==> flow/design.v <==
module gerador_clock(
input sys_clock,
input reset,  
input logic [7:0]tpu_control,  
input logic [7:0]tx_slot,
input logic [7:0]rx_slot,
output logic g_clk_tx,
output logic g_clk_rx,
input logic [15:0]counter
);
 always_comb
 begin
 if (reset) begin
	g_clk_rx <= 0;
	g_clk_tx <= 0;
 end
 else begin
	if (counter[15:9] == tx_slot[6:0] && (counter[8:0] <= 9'b111111111) && tpu_control[1] == 1'b1)
		g_clk_tx <= sys_clock;
	else
		g_clk_tx <= 0;
	if (counter[15:9] == rx_slot[6:0] && (counter[8:0] <= 9'b111111111) && (tpu_control[2] == 1'b1))
		g_clk_rx <= sys_clock;
	else
		g_clk_rx <= 0;
 end 
 end
 endmodule 
module register_file(
	input sys_clock,
	input reset,  
	input logic [7:0]data_in,
	input we,  
	input logic [7:0]addr,
	output logic [7:0]data_out,
	output logic [7:0]tpu_control,
	output logic [7:0]tpuint_byte0,
	output logic [7:0]tpuint_byte1,
	output logic [7:0]tx_slot,
	output logic [7:0]rx_slot,
	output logic rsttpu,
	input intflag
);
always @ (posedge sys_clock or posedge reset)
begin
if (reset) begin  
	tpu_control <= 8'd0;
	tpuint_byte0 <= 8'd0;
	tpuint_byte1 <= 8'd0;
	tx_slot <= 8'd0;
	rx_slot <= 8'd0;
	rsttpu <= 1'd0;
end
else begin
  if (we == 1'b1) begin
		case (addr)
			8'h20: begin
						tpu_control <= data_in;   
						data_out <= tpu_control;
					end
			8'h21: begin
						tx_slot <= data_in;
						data_out <= tx_slot;
					end
			8'h22: begin
						rx_slot <= data_in;
						data_out <= rx_slot;
					end
			8'h23: begin
						tpuint_byte0 <= data_in;
						data_out <= tpuint_byte0;
					end
			8'h24: begin
						tpuint_byte1 <= data_in;
						data_out <= tpuint_byte1;
					end
		endcase
	end
	else begin
	case (addr)
			8'h20: begin
						data_out <= tpu_control;   
					end
			8'h21: begin
						data_out <= tx_slot;
					end
			8'h22: begin
						data_out <= rx_slot;
					end
			8'h23: begin
						data_out <= tpuint_byte0;
					end
			8'h24: begin
						data_out <= tpuint_byte1;
					end
					endcase
	end
	if (tpu_control[0])
	begin
		rsttpu <= tpu_control[0];
		tpu_control[0] <= 1'd0;
	end
	else 
		rsttpu <= 1'd0;
		if (intflag)
			tpu_control[4] <= 1'b1;
end		
end 
endmodule 
module timer(
input sys_clock,
input reset,  
input rsttpu,
input logic [7:0]tpu_control,  
input logic [7:0]tpuint_byte0,
input logic [7:0]tpuint_byte1,
output logic tpu_int,
output logic [15:0]counter,
output logic intflag
);
always @ (posedge sys_clock or posedge reset) 
begin 
	if  (reset)
	 begin
		counter <= 16'd0;
		tpu_int <= 1'd0;
    end
	else 
	 begin
		if (rsttpu)
		 begin
			counter <= 0;
		 end 
		else
			counter <= counter + 16'd1;
			if (counter == {tpuint_byte1,tpuint_byte0}) begin
				 intflag <= 1'b1;
				 if (tpu_control[3])
				 tpu_int <= 1'b1;
			end
			else begin 
				 intflag <= 1'b0;
				 tpu_int <= !tpu_control[4] && tpu_control[4];
				 end
	end 
end
endmodule 
module tpu(
input sys_clock,      
input reset,          
input valid,      
input logic [7:0]addr,  
input logic [7:0]data_in,  
output logic [7:0]data_out,  
output logic g_clk_tx,      
output logic g_clk_rx,      
output tpu_int        
);
logic [15:0]counter;
logic [7:0]tx_slot;
logic [7:0]rx_slot;
logic rsttpu;
logic [7:0]tpu_control;
logic [7:0]tpuint_byte0;
logic [7:0]tpuint_byte1;
logic intflag;
register_file r1 (
.sys_clock(sys_clock), 
.reset(reset), 
.data_in(data_in), 
.we(valid), 
.addr(addr), 
.data_out(data_out), 
.tpu_control(tpu_control), 
.tpuint_byte0(tpuint_byte0), 
.tpuint_byte1(tpuint_byte1), 
.tx_slot(tx_slot), 
.rx_slot(rx_slot), 
.rsttpu(rsttpu),
.intflag(intflag) 
);
timer t1 (
.sys_clock(sys_clock), 
.reset(reset), 
.rsttpu(rsttpu), 
.tpu_control(tpu_control), 
.tpuint_byte0(tpuint_byte0), 
.tpuint_byte1(tpuint_byte1), 
.tpu_int(tpu_int), 
.counter(counter),
.intflag(intflag)
);
gerador_clock g1 (
.sys_clock(sys_clock), 
.reset(reset), 
.tpu_control(tpu_control), 
.tx_slot(tx_slot), 
.rx_slot(rx_slot), 
.g_clk_tx(g_clk_tx), 
.g_clk_rx(g_clk_rx), 
.counter(counter)
);
endmodule 
# From RTL to reports: tpu
# Tool output for the design above, in the order of the flow.
# Line numbers count from 1 in the design file above.
# Library cell names are shortened.
# A cell with n/a has no value.
[inputs]
design = "tpu"
clock_port = "sys_clock"
lib = "sky130hd"
lib_corner = "tt_025C_1v80"

# After elaboration
# Counts by Yosys on the flattened word-level netlist (proc, flatten, opt, wreduce; memories kept). Register bits leave out memories and registers merged into their read ports (data or address). Print and check cells are left out. Cells with the same type and inputs are merged into one.
[bits]
regBits = 67
input_bits = 19
out_inout_bits = 11
wordCells = 55
[op_classes]
addsub = 1
n_cmp = 1
eq_ne = 9
n_mux = 16
logic = 1
n_reduce_logical = 14
[ops]
columns = ["operator", "n"]
rows = [
  ["8-bit by 6-bit == test with 1-bit output with constant B", 5],
  ["8-bit parallel mux with 5-bit select", 1],
  ["16-bit by 1-bit adder with 16-bit output with constant B", 1],
  ["16-bit == test", 1],
  ["16-bit two-way mux", 1],
  ["2-bit AND reduction", 7],
  ["7-bit == test", 2],
  ["1-bit two-way mux", 14],
  ["9-bit <= comparator with constant B", 1],
  ["5-bit nonzero test", 1],
  ["1-bit logical AND", 4],
  ["2-bit nonzero test", 2],
  ["2-bit inequality test with constant B", 1],
  ["1-bit inverter", 1],
]

# Longest topological paths
# Yosys ltp: most cells in a row. Word level: on the elaborated netlist, between registers, memories and ports. Mapped: between sequential cells and ports; inverters and the memories' decode and read muxes count.
[depth]
ltp_word = 5
ABC_AREA = 0
depth_mapped = 6
mapped_depth_nobuf = 6

# Netlist
# The flow's flattened synthesis, as Yosys stat reports it; memories are mapped. The netlist is that of the ABC_AREA named above (0 if unset); the other value can give another one.
# The area totals of this step are shown rounded.
[by_type]
columns = ["type", "n", "type_area_um2"]
rows = [
  ["dfrtp_1", 58, 1.45E+03],
  ["mux2_2", 37, 416.65],
  ["xnor2_1", 37, 324.061],
  ["edfxtp_1", 9, 270.259],
  ["a21oi_1", 26, 130.125],
  ["mux2_4", 8, 120.115],
  ["nor2_1", 23, 86.333],
  ["nand4_1", 10, 62.56],
  ["nor3_1", 10, 50.048],
  ["o22ai_1", 7, 43.792],
  ["clkbuf_1", 11, 41.29],
  ["inv_1", 11, 41.29],
  ["nand2_1", 7, 26.275],
  ["ha_1", 2, 25.024],
  ["nand3_1", 5, 25.024],
  ["or3_1", 4, 25.024],
  ["nor4bb_1", 2, 20.019],
  ["nor2b_1", 3, 18.768],
]
# Not listed: further types 22, cells in them 32.
[mapped]
mapped_cells = 302
yosys_area_um2 = 3410
sequential_area_um2 = 1720
ff_cells = 67
buffers = 17
# By module: a second synthesis without flattening, with its own total; a netlist apart from the flattened one above.
[unflattened]
cells_unflattened = 292
area_unflattened_um2 = 3430
# Each row is one instance without its submodules.
[modules]
columns = ["mod", "n_inst", "cells", "mod_area_um2", "mod_seq_area_um2"]
rows = [
  ["register_file", 1, 167, 2230, 1270],
  ["timer", 1, 104, 1020, 455],
  ["gerador_clock", 1, 21, 178, 0.0],
  ["tpu", 1, 0, 0.0, 0.0],
]

# 2 stored runs of tpu in the flow (synthesis by Yosys, layout by OpenROAD, sky130hd cells), in arbitrary order. Constraints: input delay and output delay 20% of the set period each, output load 0.01 pF.
# The results are shown rounded.

[[run]]
name = "entry A"
[run.settings]
period_ns = 4.38
CORE_UTILIZATION = 56
SETUP_SLACK_MARGIN = -0.11
PLACE_DENSITY = 0.43
CELL_PAD_IN_SITES_DETAIL_PLACEMENT = 1
TNS_END_PERCENT = 55
GPL_TIMING_DRIVEN = 1
GPL_ROUTABILITY_DRIVEN = 1
CTS_CLUSTER_SIZE = 29
CTS_CLUSTER_DIAMETER = 300
SLEW_MARGIN = 10
CAP_MARGIN = 20
CORE_MARGIN = 2
[run.results]
timing.setup.ws_ns = -0.001
die_um2 = 6730
post_synth_area_um2 = 3410
fin_util_frac = 0.7
worst_hold_slack_ns = 0.467

[[run]]
name = "entry B"
[run.settings]
period_ns = 3.51
CORE_UTILIZATION = 70
CAP_MARGIN = 20
CORE_MARGIN = 2
SLEW_MARGIN = 20
[run.results]
worst_hold_slack_ns = 0.441
die_um2 = 5450
timing.setup.ws_ns = 0.033
post_synth_area_um2 = 3410
fin_util_frac = 0.864
